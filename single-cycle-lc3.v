==> flow/design.v <==
module LC3DataPath(
        output [15:0] instAddr, 
        input [15:0]  instData,
        output [15:0] dataAddr,
        output [15:0] dataWrite,
        input [15:0] dataRead,
        output   dataWrEn,
        input clk, input rst);
    parameter StartAddr = 16'h3000;
    wire [16-1:0] SR1_out, SR2_out, DR_in;
    wire [3-1:0] SR1, SR2, DR;
    wire [16-1:0] IR;
    wire [16-1:0] alu_out, alu_opa, alu_opb;
    wire [16-1:0] PC, NPC, PC_plus_one;
    wire [16-1:0] immediate, offset;
    wire [1:0] alu_fn;
    wire [3:0] opcode;
    assign invalid_op = (IR != 4'b0001) &&
            (IR != 4'b0101) && (IR != 4'b1001) &&
            (IR != 4'b0010) && (IR != 4'b0011) &&
            (IR != 4'b1100);
    assign instAddr = PC;
    assign IR = instData;  
    assign opcode = IR[15:12];
    assign SR1 = IR[8:6];
    assign SR2 = IR[2:0];
    assign DR = IR[11:9];
    assign dataAddr = alu_out;
    assign dataWrite = SR1_out;
    assign dataWrEn = (opcode == 4'b0011);  
    assign mem_op = (opcode == 4'b0010) || (opcode == 4'b0011);
    assign alu_op = (opcode == 4'b0001) || (opcode == 4'b0101) ||
                    (opcode == 4'b1001);
    assign alu_opa =  (mem_op) ? PC_plus_one : SR1_out;
    assign alu_opb = (mem_op) ? offset : 
            ((IR[5]) ? immediate : SR2_out);
     assign alu_fn = (opcode == 4'b1001) ? 2'b11 : (opcode == 4'b0101) ? 2'b10 :
        2'b00;
    assign immediate = {{12{IR[4]}}, IR[3:0]};
    assign offset = {{8{IR[8]}}, IR[7:0]};
    assign PC_plus_one = PC + 1;
    assign NPC = (opcode == 4'b1100) ? SR1_out : PC_plus_one;
    assign DR_we = ((opcode != 4'b1100) && (opcode != 4'b0011));
    assign DR_in = (opcode == 4'b0010) ? dataRead : alu_out;
    RegFile RF( .SrcAddr1(SR1), .SrcData1(SR1_out), .SrcAddr2(SR2), .SrcData2(SR2_out), 
                .DstAddr(DR), .DstData(DR_in),
                .WriteEn(DR_we), .clk(clk));
    ALU LC3ALU( .result(alu_out),
                .opA(alu_opa),
                .opB(alu_opb),
                .fn(alu_fn));
    Register #(16,StartAddr)  PC_REG  ( .q(PC),     
                  .d(NPC), 
                 .we(1'b1),
                 .clk(clk),
                 .rst(rst));
endmodule
module LC3Memory(
    input [16-1:0] InstAddr, 
    output [16-1:0] InstData, 
    input [16-1:0] DataAddr, 
    input [16-1:0] DataWrite, 
    output [16-1:0] DataRead,
    input WriteEn, 
    input clk);
    reg [16-1:0] mem[0:65536-1];
    assign InstData = mem[InstAddr];
    assign DataRead = mem[DataAddr];
    always @ (posedge clk) begin
        if (WriteEn)
            mem[DataAddr] <= DataWrite;
    end
endmodule
module RegFile(
    input [3-1:0] SrcAddr1, 
    output [16-1:0] SrcData1, 
    input [3-1:0] SrcAddr2, 
    output [16-1:0] SrcData2, 
    input [3-1:0] DstAddr,
    input [16-1:0] DstData,
    input WriteEn, 
    input clk);
    reg [16-1:0] mem[0:8-1];
    assign SrcData1 = mem[SrcAddr1];
    assign SrcData2 = mem[SrcAddr2];
    always @ (posedge clk)
        if (WriteEn)
            mem[DstAddr] <= DstData;
endmodule
module ALU(
    output [16-1:0] result,
    input [16-1:0] opA,
    input [16-1:0] opB,
    input [2-1:0] fn);
    wire [16-1:0] addResult, andResult, notResult;
    assign addResult = opA + opB;
    assign andResult = opA & opB;
    assign notResult = ~opA;
    assign result = (fn == 2'b11) ? notResult : 
        (fn[1] == 1'b0) ? addResult : andResult;
endmodule
module Register(
    output [width-1:0] q, 
    input [width-1:0] d,
    input we,
    input clk,
    input rst);
    parameter width = 16;
    parameter rst_value = 0;
    reg [width-1:0] q;
    always @ (posedge clk or negedge rst)
        if (~rst)
            q <= rst_value;
        else 
            q <= (we) ? d : q;
endmodule
* Tool chain data of LC3DataPath *
The steps from the RTL of LC3DataPath to its reports follow in flow order.
Lines are those of the file above, counted from 1.
Operators carry their Yosys type and port widths (W data, S select, Z words).
Library cell names are shortened.
The mark -- stands for no value.

set-up
  design top = LC3DataPath
  clock input = clk
  cell library = sky130hd
  timing corner = tt_025C_1v80

* Word level *
Yosys after proc, flatten, opt, wreduce and memory -nomap, before mapping. Enables and synchronous resets that opt folds into registers are not counted as muxes. Memory bits, and registers merged into a memory's read port (data or address), are not among the register bits. Print and check cells are not counted. Equal cells are merged and count once.
Yosys's memory passes give these memory sizes; they may raise the number of words (mostly to a power of two), join words into wider ones and drop unused or constant bits.

bit counts
  bits in registers = 16
  bits in writable memories = 128
  memory cells = 1
  input port bits = 34
  output and inout bits = 49
  cells after elaboration = 28

memories
  name    depth  width  read ports  write ports  RTL line  text
  RF.mem  8      16     2           1            83        reg [16-1:0] mem[0:8-1];

operators by class
  add/sub/neg operators = 2
  equal/unequal tests = 8
  mux-type cells = 12
  bitwise gates (word level) = 2
  reductions and logical operators = 2

operator list
  cell                     number
  $mux W16                 8
  $add A16 B1 Y16 const B  1
  $add A16 B16 Y16         1
  $and A16 B16 Y16         1
  $not A16 Y16             1
  $eq A4 B2 Y1 const B     2
  $eq A4 B4 Y1 const B     2
  $ne A4 B2 Y1 const B     1
  $eq A4 B3 Y1 const B     1
  $ne A4 B4 Y1 const B     1
  $mux W2                  2
  $mux W3                  1
  $eq A2 B2 Y1 const B     1
  $logic_and A1 B1 Y1      1
  $logic_or A1 B1 Y1       1
  $mux W1                  1

* Logic depth *
Yosys ltp: most cells in a row. Word level: on the elaborated netlist, between registers, memories and ports. Mapped: between sequential cells and ports; inverters and the memories' decode and read muxes count.

logic depth
  word-level depth = 8
  ABC_AREA = 0
  mapped depth = 16
  gate-level depth less buffers = 13

* Mapped cells and area *
The flow's flattened synthesis, as Yosys stat reports it; memories are mapped. The netlist is that of the ABC_AREA named above (0 if unset); the other value can give another one.

mapped netlist
  mapped cells = 653
  mapped area = 8,435.6 um^2
  sequential part of the area = 4,246.6 um^2
  flip-flops = 144
  buffers = 42

cell types
  type      number  area in all (um^2)
  edfxtp_1  128     3.84E+03
  mux4_2    62      1.4E+03
  dfrtp_1   14      350.336
  nor2_1    79      296.534
  mux2_2    25      281.52
  a21oi_1   52      260.25
  ha_1      17      212.704
  nand2_1   51      191.434
  mux2i_1   16      160.154
  o21ai_0   23      115.11
  xor2_1    13      113.859
  xnor2_1   9       78.826
  clkbuf_1  20      75.072
  buf_2     14      70.067
  a211oi_1  7       52.55
  dfstp_2   2       52.55
  mux4_1    2       52.55
  and3_1    8       50.048

Not listed: further types 42, cells in them 111.
By module: a second synthesis without flattening, with its own total; a netlist apart from the flattened one above.

second synthesis, totals
  cells (unflattened synthesis) = 627
  area total of the unflattened synthesis = 8,926.1 um^2

Rows give one instance, submodules left out.

by module
  module       instances  cells  area (um^2)  sequential area (um^2)
  RegFile      1          255    6,044.5      3,843.7
  ALU          1          171    1,136.1      0.0
  LC3DataPath  1          167    1,093.5      0.0
  Register     1          34     651.9        402.9

* Timing after synthesis *
OpenSTA on the mapped netlist: ideal clock, no wires. The path of least setup slack (recovery checks aside). Input and output delay are each 20% of the period. Register names are those of the netlist, which keeps one name where synthesis merged equal registers.

timing path post-synthesis
  path type = input port to output port
  from = input instData[0]
  to = output dataAddr[14]
  period = 11,500 ps
  input delay = 2,300 ps
  external output delay = 2,300 ps
  time at the first pin = 2,300 ps
  arrival = 5,546 ps
  required time = 9,200 ps
  slack = 3,654 ps
  path delay = 3,246 ps
  stages = 13
  buffers on the path = 3
  synthesis period reached = 7,846 ps

"path delay" is the arrival time less input delay plus setup time.
At an output port there is no setup time.
"stages" counts driving pins, that of a launching flip-flop among them; a cell with two outputs on the path counts twice.
"synthesis period reached" = period - worst setup slack (recovery checks aside). The figure is calculated, with input and output delays left at 20% of the set period.
Between the ends stands the longest chain of elaborated cells between them, by number of cells; it is not shown to be the way that was timed. Of several equally long chains one is given.
A line is the first line of the expression or statement that the cell stems from. Yosys adds cells for indexed reads and writes and turns some case tables into memories.
The chain passes a memory read, where the word-level depth is cut; so it can be longer than that depth.

between the ends, post-synthesis
  cells stage by stage = buf_2 -> buf_2 -> buf_2 -> mux4_2 -> o21ai_0 -> o21ai_0 -> fa_1 -> a21o_1 -> a221oi_1 -> nor2b_1 -> nand3b_1 -> a41o_1 -> and3b_1
  length of the longest elaborated chain = 6
  elaborated cells on any way between the ends = 7
  RTL lines with such cells = 7
  those cells by class = add/sub (1); mux (4); logic (1); memory (1)

ends and longest elaborated chain, post-synthesis
  element           RTL line  text
  start, declared   3         input [15:0]  instData,
  $mem_v2 Z8 W16    83        reg [16-1:0] mem[0:8-1];
  $mux W16          36        ((IR[5]) ? immediate : SR2_out);
  $mux W16          35        assign alu_opb = (mem_op) ? offset :
  $add A16 B16 Y16  96        assign addResult = opA + opB;
  $mux W16          100       (fn[1] == 1'b0) ? addResult : andResult;
  $mux W16          99        assign result = (fn == 2'b11) ? notResult :
  end, declared     4         output [15:0] dataAddr,

* Worst path after layout *
Path of least setup slack in the final report of job 1 (OpenROAD, finished layout, wires in). Where an end is a register, its clock arrival counts in the times.
The path's times are printed in steps of 10 ps; the period is the one set.

timing path post-layout
  path type = input port to output port
  from = input instData[6]
  to = output dataAddr[14]
  period = 6,070 ps
  input delay = 1,210 ps
  external output delay = 1,210 ps
  time at the first pin = 1,210 ps
  arrival = 4,350 ps
  required time = 4,860 ps
  slack = 510 ps
  stages = 15
  buffers on the path = 3

Between the ends stands the longest chain of elaborated cells between them, by number of cells; it is not shown to be the way that was timed. Of several equally long chains one is given.
The chain passes a memory read, where the word-level depth is cut; so it can be longer than that depth.

between the ends, post-layout
  cells stage by stage = buf_12 -> buf_12 -> mux4_2 -> mux2_4 -> nor2_4 -> a21oi_4 -> ha_4 -> fa_2 -> a21o_1 -> a221oi_4 -> nor2b_2 -> nand3b_1 -> a41o_1 -> and3b_2 -> buf_2
  length of the longest elaborated chain = 5
  elaborated cells on any way between the ends = 8
  RTL lines with such cells = 8
  those cells by class = add/sub (1); mux (4); logic (2); memory (1)

ends and longest elaborated chain, post-layout
  element           RTL line  text
  start, declared   3         input [15:0]  instData,
  $mem_v2 Z8 W16    83        reg [16-1:0] mem[0:8-1];
  $mux W16          34        assign alu_opa =  (mem_op) ? PC_plus_one : SR1_out;
  $add A16 B16 Y16  96        assign addResult = opA + opB;
  $mux W16          100       (fn[1] == 1'b0) ? addResult : andResult;
  $mux W16          99        assign result = (fn == 2'b11) ? notResult :
  end, declared     4         output [15:0] dataAddr,

Data sheet: physical implementation of LC3DataPath

Design LC3DataPath on sky130hd. What follows are 2 stored runs of the flow, each under its own settings; their order means nothing. The constraints put input and output delay at 20% of the set period each and load the outputs with 0.01 pF.
"achieved clock period" means the clock period less the worst setup slack. The figure is calculated, with input and output delays left at 20% of the set period.
"worst setup path time": the worst setup path's part of the clock period (all of it between registers, 20% less for each end at a port) less its slack. A launch clock that arrives late makes it longer, a capture clock that arrives late makes it shorter.
By "power" is meant OpenSTA's value without simulated activity: inputs other than the clock are taken to toggle once in ten clock periods, and the tool carries that through the logic.
"worst setup path time" is known to 10 ps.

Job 1
==> flow/run.sh <==
#!/bin/bash
# the make line also repeats the synthesis and layout settings of config.mk as NAME=value (left out here)
make -C /OpenROAD-flow-scripts/flow DESIGN_CONFIG=/design/flow/config.mk WORK_HOME=/design/flow/orfs CLKGATE_MAP_FILE= finish
==> flow/config.mk <==
export PLATFORM = sky130hd
export DESIGN_NAME = LC3DataPath
export DESIGN_NICKNAME = LC3DataPath
export VERILOG_FILES = /design/flow/design.v
export SDC_FILE = /design/flow/constraint.sdc
export NUM_CORES = 4
export LEC_CHECK = 0
export ABC_AREA = 0
export CAP_MARGIN = 20
export CELL_PAD_IN_SITES_GLOBAL_PLACEMENT = 1
export CORE_MARGIN = 2
export CORE_UTILIZATION = 21
export GPL_ROUTABILITY_DRIVEN = 0
export GPL_TIMING_DRIVEN = 0
export MAX_ROUTING_LAYER = met4
export PLACE_DENSITY_LB_ADDON = 0.19
export SETUP_SLACK_MARGIN = 1.7
export SLEW_MARGIN = 20
export TNS_END_PERCENT = 20
==> flow/constraint.sdc <==
create_clock -name core_clock -period 6.07 [get_ports {clk}]
set_input_delay 1.2140 -clock core_clock [delete_from_list [all_inputs] [get_ports {clk}]]
set_output_delay 1.2140 -clock core_clock [all_outputs]
set_load 0.01 [all_outputs]

==> results of job 1 <==
chip area after synthesis (Yosys): 8,435.6 um^2
die area: 41,789.6 um^2
standard-cell area of the final layout: 12,167.9 um^2
utilization: 30.6 %
worst setup slack after layout: 507 ps
total negative slack: 0 ps
worst hold slack: 655 ps
power: 4,324 uW
achieved clock period: 5,563 ps
worst setup path time: 3,140 ps
worst setup path kind: input port to output port

Job 2
==> flow/run.sh <==
#!/bin/bash
# the make line also repeats the synthesis and layout settings of config.mk as NAME=value (left out here)
make -C /OpenROAD-flow-scripts/flow DESIGN_CONFIG=/design/flow/config.mk WORK_HOME=/design/flow/orfs CLKGATE_MAP_FILE= finish
==> flow/config.mk <==
export PLATFORM = sky130hd
export DESIGN_NAME = LC3DataPath
export DESIGN_NICKNAME = LC3DataPath
export VERILOG_FILES = /design/flow/design.v
export SDC_FILE = /design/flow/constraint.sdc
export NUM_CORES = 4
export LEC_CHECK = 0
export CAP_MARGIN = 20
export CELL_PAD_IN_SITES_GLOBAL_PLACEMENT = 3
export CORE_MARGIN = 2
export CORE_UTILIZATION = 43
export CTS_CLUSTER_SIZE = 20
export GPL_ROUTABILITY_DRIVEN = 0
export GPL_TIMING_DRIVEN = 0
export PLACE_DENSITY_LB_ADDON = 0.02
export SETUP_SLACK_MARGIN = 0.42
export SLEW_MARGIN = 30
==> flow/constraint.sdc <==
create_clock -name core_clock -period 5.46 [get_ports {clk}]
set_input_delay 1.0920 -clock core_clock [delete_from_list [all_inputs] [get_ports {clk}]]
set_output_delay 1.0920 -clock core_clock [all_outputs]
set_load 0.01 [all_outputs]

==> results of job 2 <==
chip area after synthesis (Yosys): 8,435.6 um^2
die area: 20,754.7 um^2
standard-cell area of the final layout: 11,559.8 um^2
utilization: 59.8 %
worst setup slack after layout: 175 ps
total negative slack: 0 ps
worst hold slack: 641 ps
power: 4,543 uW
achieved clock period: 5,285 ps
worst setup path time: 3,100 ps
worst setup path kind: input port to output port
